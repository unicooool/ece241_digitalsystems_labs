==> flow/design.v <==
module part3(ClockIn, Resetn, Start, Letter, DotDashOut, NewBitOut);
  input ClockIn, Resetn, Start;  
  input [2:0] Letter;  
  output DotDashOut, NewBitOut;
  wire [11:0] morseIn;  
  mux8to1 m0(morseIn, Letter);
  rateDivider r0(Start, ClockIn, Resetn, NewBitOut);  
  shift s0(Start, Resetn, NewBitOut, ClockIn, morseIn, DotDashOut); 
 endmodule
module mux8to1(morseOut, sel);
	input [2:0] sel;
   output reg [11:0] morseOut;
    always @(*)
    	begin 
    		case(sel[2:0])
				3'b000: morseOut <= 12'b101110000000;
				3'b001: morseOut <= 12'b111010101000;
				3'b010: morseOut <= 12'b111010111010;
				3'b011: morseOut <= 12'b111010100000;
				3'b100: morseOut <= 12'b100000000000;
				3'b101: morseOut <= 12'b101011101000;
				3'b110: morseOut <= 12'b111011101000;
				3'b111: morseOut <= 12'b101010100000;
    	   endcase
		end
endmodule
module rateDivider(start, clock, reset, enable);
		input clock, reset, start;
		output enable;
		reg [7:0] q;
		always@(posedge clock)
			begin
			 if(reset == 0 | start == 1)
					q <= 249;
			 else if(q == 0)
					q <= 249;
			 else
					q <= q - 1;
			 end
		assign enable = (q == 8'b0) ? 1 : 0;	
endmodule
module shift(Start, reset, enable, clock, morse, out);
	input Start, reset, clock, enable;
	input [11:0] morse;
	reg [11:0] q;
	output out;
	always @(posedge clock)
	begin
		if (reset == 0)
			begin
			q <= 249;
			end
		else if (Start == 1)
			begin
			q <= morse;	
			end
		else if (enable == 1)	
			begin
				q[11] <= q[10];
				q[10] <= q[9];
				q[9] <= q[8];
				q[8] <= q[7];
				q[7] <= q[6];
				q[6] <= q[5];
				q[5] <= q[4];
				q[4] <= q[3];
				q[3] <= q[2];
				q[2] <= q[1];
				q[1] <= q[0];
				q[0] <= 1'b0;
			end
	end
	assign out = q[11];
endmodule
== From RTL to reports: part3 ==
Tool output for the design above, in the order of the flow.
Lines are those of the file above, counted from 1.
Cell names lack the library's common part.
Not given: --
Design
  design top: part3
  clock input: ClockIn
  cell library: sky130hd
  library corner: tt_025C_1v80

== Elaborated design ==
Counts by Yosys on the flattened word-level netlist (proc, flatten, opt, wreduce; memories kept). Register bits leave out memories and registers merged into their read ports (data or address). Print and check cells are left out. Cells with the same type and inputs are merged into one.
Memory sizes are those after Yosys's memory passes, which may raise the word count (mostly to a power of two), join words into wider ones and drop unused or constant bits.
Word-level totals
  register bits after elaboration: 20
  ROM bits: 72
  memories kept: 1
  input port bits: 6
  output and inout port bits: 2
  word-level cells: 34
Cells by class
  add/sub/neg operators: 1
  multiplexer cells: 25
  bitwise gates (word level): 2
  reductions and logical operators: 3
Memory list
  (no name shown): depth 8, bits a word 9, read ports 1, wr ports 0, RTL line 15  | case(sel[2:0])
Operators by type and width (count)
  2-to-1 mux 1 bit: 25
  subtractor 8 x 1 -> 8 bit with constant B: 1
  zero test 8 bit: 1
  nonzero test 2 bit: 1
  OR reduction 2 bit: 1
  bitwise OR 1 bit: 1
  inverter 1 bit: 1

== Longest topological paths ==
Longest topological path by Yosys (ltp), each cell counted once; first at word level (registers and memories cut), then after technology mapping (sequential cells cut; the memories' decode and read muxes count).
Depth
  depth after elaboration: 4
  ABC_AREA: 0
  mapped depth: 6

== Mapped cells and area ==
The flow's flattened synthesis, as Yosys stat reports it; memories are mapped. The netlist is that of the ABC_AREA named above (0 if unset); the other value can give another one.
Synthesis totals
  cells in the netlist: 115
  cell area after synthesis: 1012.2 µm²
  flip-flops: 20
Cells by type (count)
  dfxtp_1: 20
  ha_1: 5
  o211ai_1: 8
  a21oi_1: 6
  nand2_1: 8
  nor3_1: 6
  nor4_2: 2
  o21ai_1: 5
  a211oi_1: 3
  inv_1: 6
  a221o_1: 2
  nand3_1: 4
  a31oi_1: 3
  a311oi_1: 2
  xnor2_1: 2
  clkbuf_1: 4
  nand3b_1: 2
  nor2_1: 4
Not listed: further types 19, cells in them 23.
The figures by module come from a second, unflattened synthesis with its own total; it is not the netlist above.
Second synthesis, totals
  cells (unflattened synthesis): 116
  area total of the unflattened synthesis: 1118.6 µm²
Each row is one instance without its submodules.
By module
  shift: instances 1, cells 53, area 583.1 µm², seq. area 240.2 µm²
  rateDivider: instances 1, cells 44, area 405.4 µm², seq. area 160.2 µm²
  mux8to1: instances 1, cells 19, area 130.1 µm², seq. area 0.0 µm²
  part3: instances 1, cells 0, area 0.0 µm², seq. area 0.0 µm²

== Path before layout ==
Source: OpenSTA report_checks on the synthesized netlist (no wires, ideal clock, input and output delay 20% of the period each), path of least setup slack; recovery checks are left aside. Register names are those of the netlist, which keeps one name where synthesis merged equal registers.
Path after synthesis
  path type: register to output
  start point: register r0.q[0]
  end point: output NewBitOut
  clock period: 1860 ps
  output delay: 372 ps
  launch time at the first pin: 0 ps
  arrival: 1315 ps
  path slack: 173 ps
  path delay: 1315 ps
  driving pins on the path: 6
  period reached after synthesis: 1687 ps
"path delay" is the arrival time less input delay plus setup time.
At an output port there is no setup time.
"driving pins on the path" counts driving pins, that of a launching flip-flop among them; a cell with two outputs on the path counts twice.
"period reached after synthesis" is the clock period less the worst setup slack; recovery checks do not enter. This is arithmetic on one report: input and output delays are still those of the set period (20% each).
Between the ends stands the longest chain of elaborated cells between them, by number of cells; it is not shown to be the way that was timed. Of several equally long chains one is given.
A line is the first line of the expression or statement that the cell stems from. Yosys adds cells for indexed reads and writes and turns some case tables into memories.
A register here has more assigning lines than the two given.
On the way, after synthesis
  cells stage by stage: dfxtp_1 -> inv_1 -> ha_1 -> or3b_1 -> buf_2 -> nor2_2
  cells in the longest elaborated chain: 2
RTL lines, path after synthesis
  start: declaration: RTL line 30  | reg [7:0] q;
  start: assignment: RTL line 34  | q <= 249;
  start: assignment: RTL line 38  | q <= q - 1;
  zero test 8 bit: RTL line 40  | assign enable = (q == 8'b0) ? 1 : 0;
  2-to-1 mux 1 bit: RTL line 40
  end: declaration: RTL line 4  | output DotDashOut, NewBitOut;

== Worst path after layout ==
Path of least setup slack in the final report of flow run 1 (OpenROAD, finished layout, wires in). Where an end is a register, its clock arrival counts in the times.
The report prints the path's times to 10 ps; the period is as set.
Path after layout
  path type: register to output
  start point: register r0.q[1]
  end point: output NewBitOut
  clock period: 1820 ps
  output delay: 360 ps
  launch time at the first pin: 260 ps
  arrival: 1400 ps
  path slack: 60 ps
  driving pins on the path: 6
Between the ends stands the longest chain of elaborated cells between them, by number of cells; it is not shown to be the way that was timed. Of several equally long chains one is given.
A register here has more assigning lines than the two given.
On the way, after layout
  cells stage by stage: dfxtp_2 -> inv_2 -> ha_4 -> or3b_4 -> nor2_4 -> buf_6
  cells in the longest elaborated chain: 2
RTL lines, path after layout
  start: declaration: RTL line 30  | reg [7:0] q;
  start: assignment: RTL line 34  | q <= 249;
  start: assignment: RTL line 38  | q <= q - 1;
  zero test 8 bit: RTL line 40  | assign enable = (q == 8'b0) ? 1 : 0;
  2-to-1 mux 1 bit: RTL line 40
  end: declaration: RTL line 4  | output DotDashOut, NewBitOut;

Subject: flow runs of part3

Hi,

Settings and measured results of 2 stored flow runs for module part3 (sky130hd), not sorted in any way. The constraints put input and output delay at 20% of the set period each and load the outputs with 0.01 pF.
By "clock period achieved" is meant the clock period of the run minus its worst setup slack. This is arithmetic on one report: input and output delays are still those of the set period (20% each).
"critical path time" = time allowed to the worst setup path (clock period - input delay - output delay, where it has them) - its slack; a late launch clock adds to it, a late capture clock takes from it.
By "total power after layout" is meant OpenSTA's value without simulated activity: inputs other than the clock are taken to toggle once in ten clock periods, and the tool carries that through the logic.
"critical path time" is known to 10 ps.

==> flow run 1: settings <==
{ "period_ns": 1.82, "CORE_UTILIZATION": 20, "CAP_MARGIN": 20, "CORE_MARGIN": 2, "SLEW_MARGIN": 20 }
==> flow run 1: results <==
chip area in the Yosys report: 1012.2 µm²
overall die area: 5646.0 µm²
standard-cell area after routing: 1377.6 µm²
utilization after layout: 28.6%
smallest setup slack: 61 ps
sum of negative setup slack: 0 ps
worst hold slack after layout: 471 ps
total power after layout: 1037 µW
clock period achieved: 1759 ps
critical path time: 1400 ps
worst setup path type: register to output

==> flow run 2: settings <==
{ "period_ns": 2.69, "CORE_UTILIZATION": 54, "SETUP_SLACK_MARGIN": -0.21, "PLACE_DENSITY_LB_ADDON": 0.05, "CORE_ASPECT_RATIO": 1.91, "ABC_AREA": 0, "GPL_TIMING_DRIVEN": 0, "GPL_ROUTABILITY_DRIVEN": 0, "CAP_MARGIN": 40, "SLEW_MARGIN": 35, "CORE_MARGIN": 2 }
==> flow run 2: results <==
chip area in the Yosys report: 1012.2 µm²
overall die area: 2255.0 µm²
standard-cell area after routing: 1139.8 µm²
utilization after layout: 64.7%
smallest setup slack: 24 ps
sum of negative setup slack: 0 ps
worst hold slack after layout: 469 ps
total power after layout: 561.2 µW
clock period achieved: 2666 ps
critical path time: 2130 ps
worst setup path type: register to output

Regards
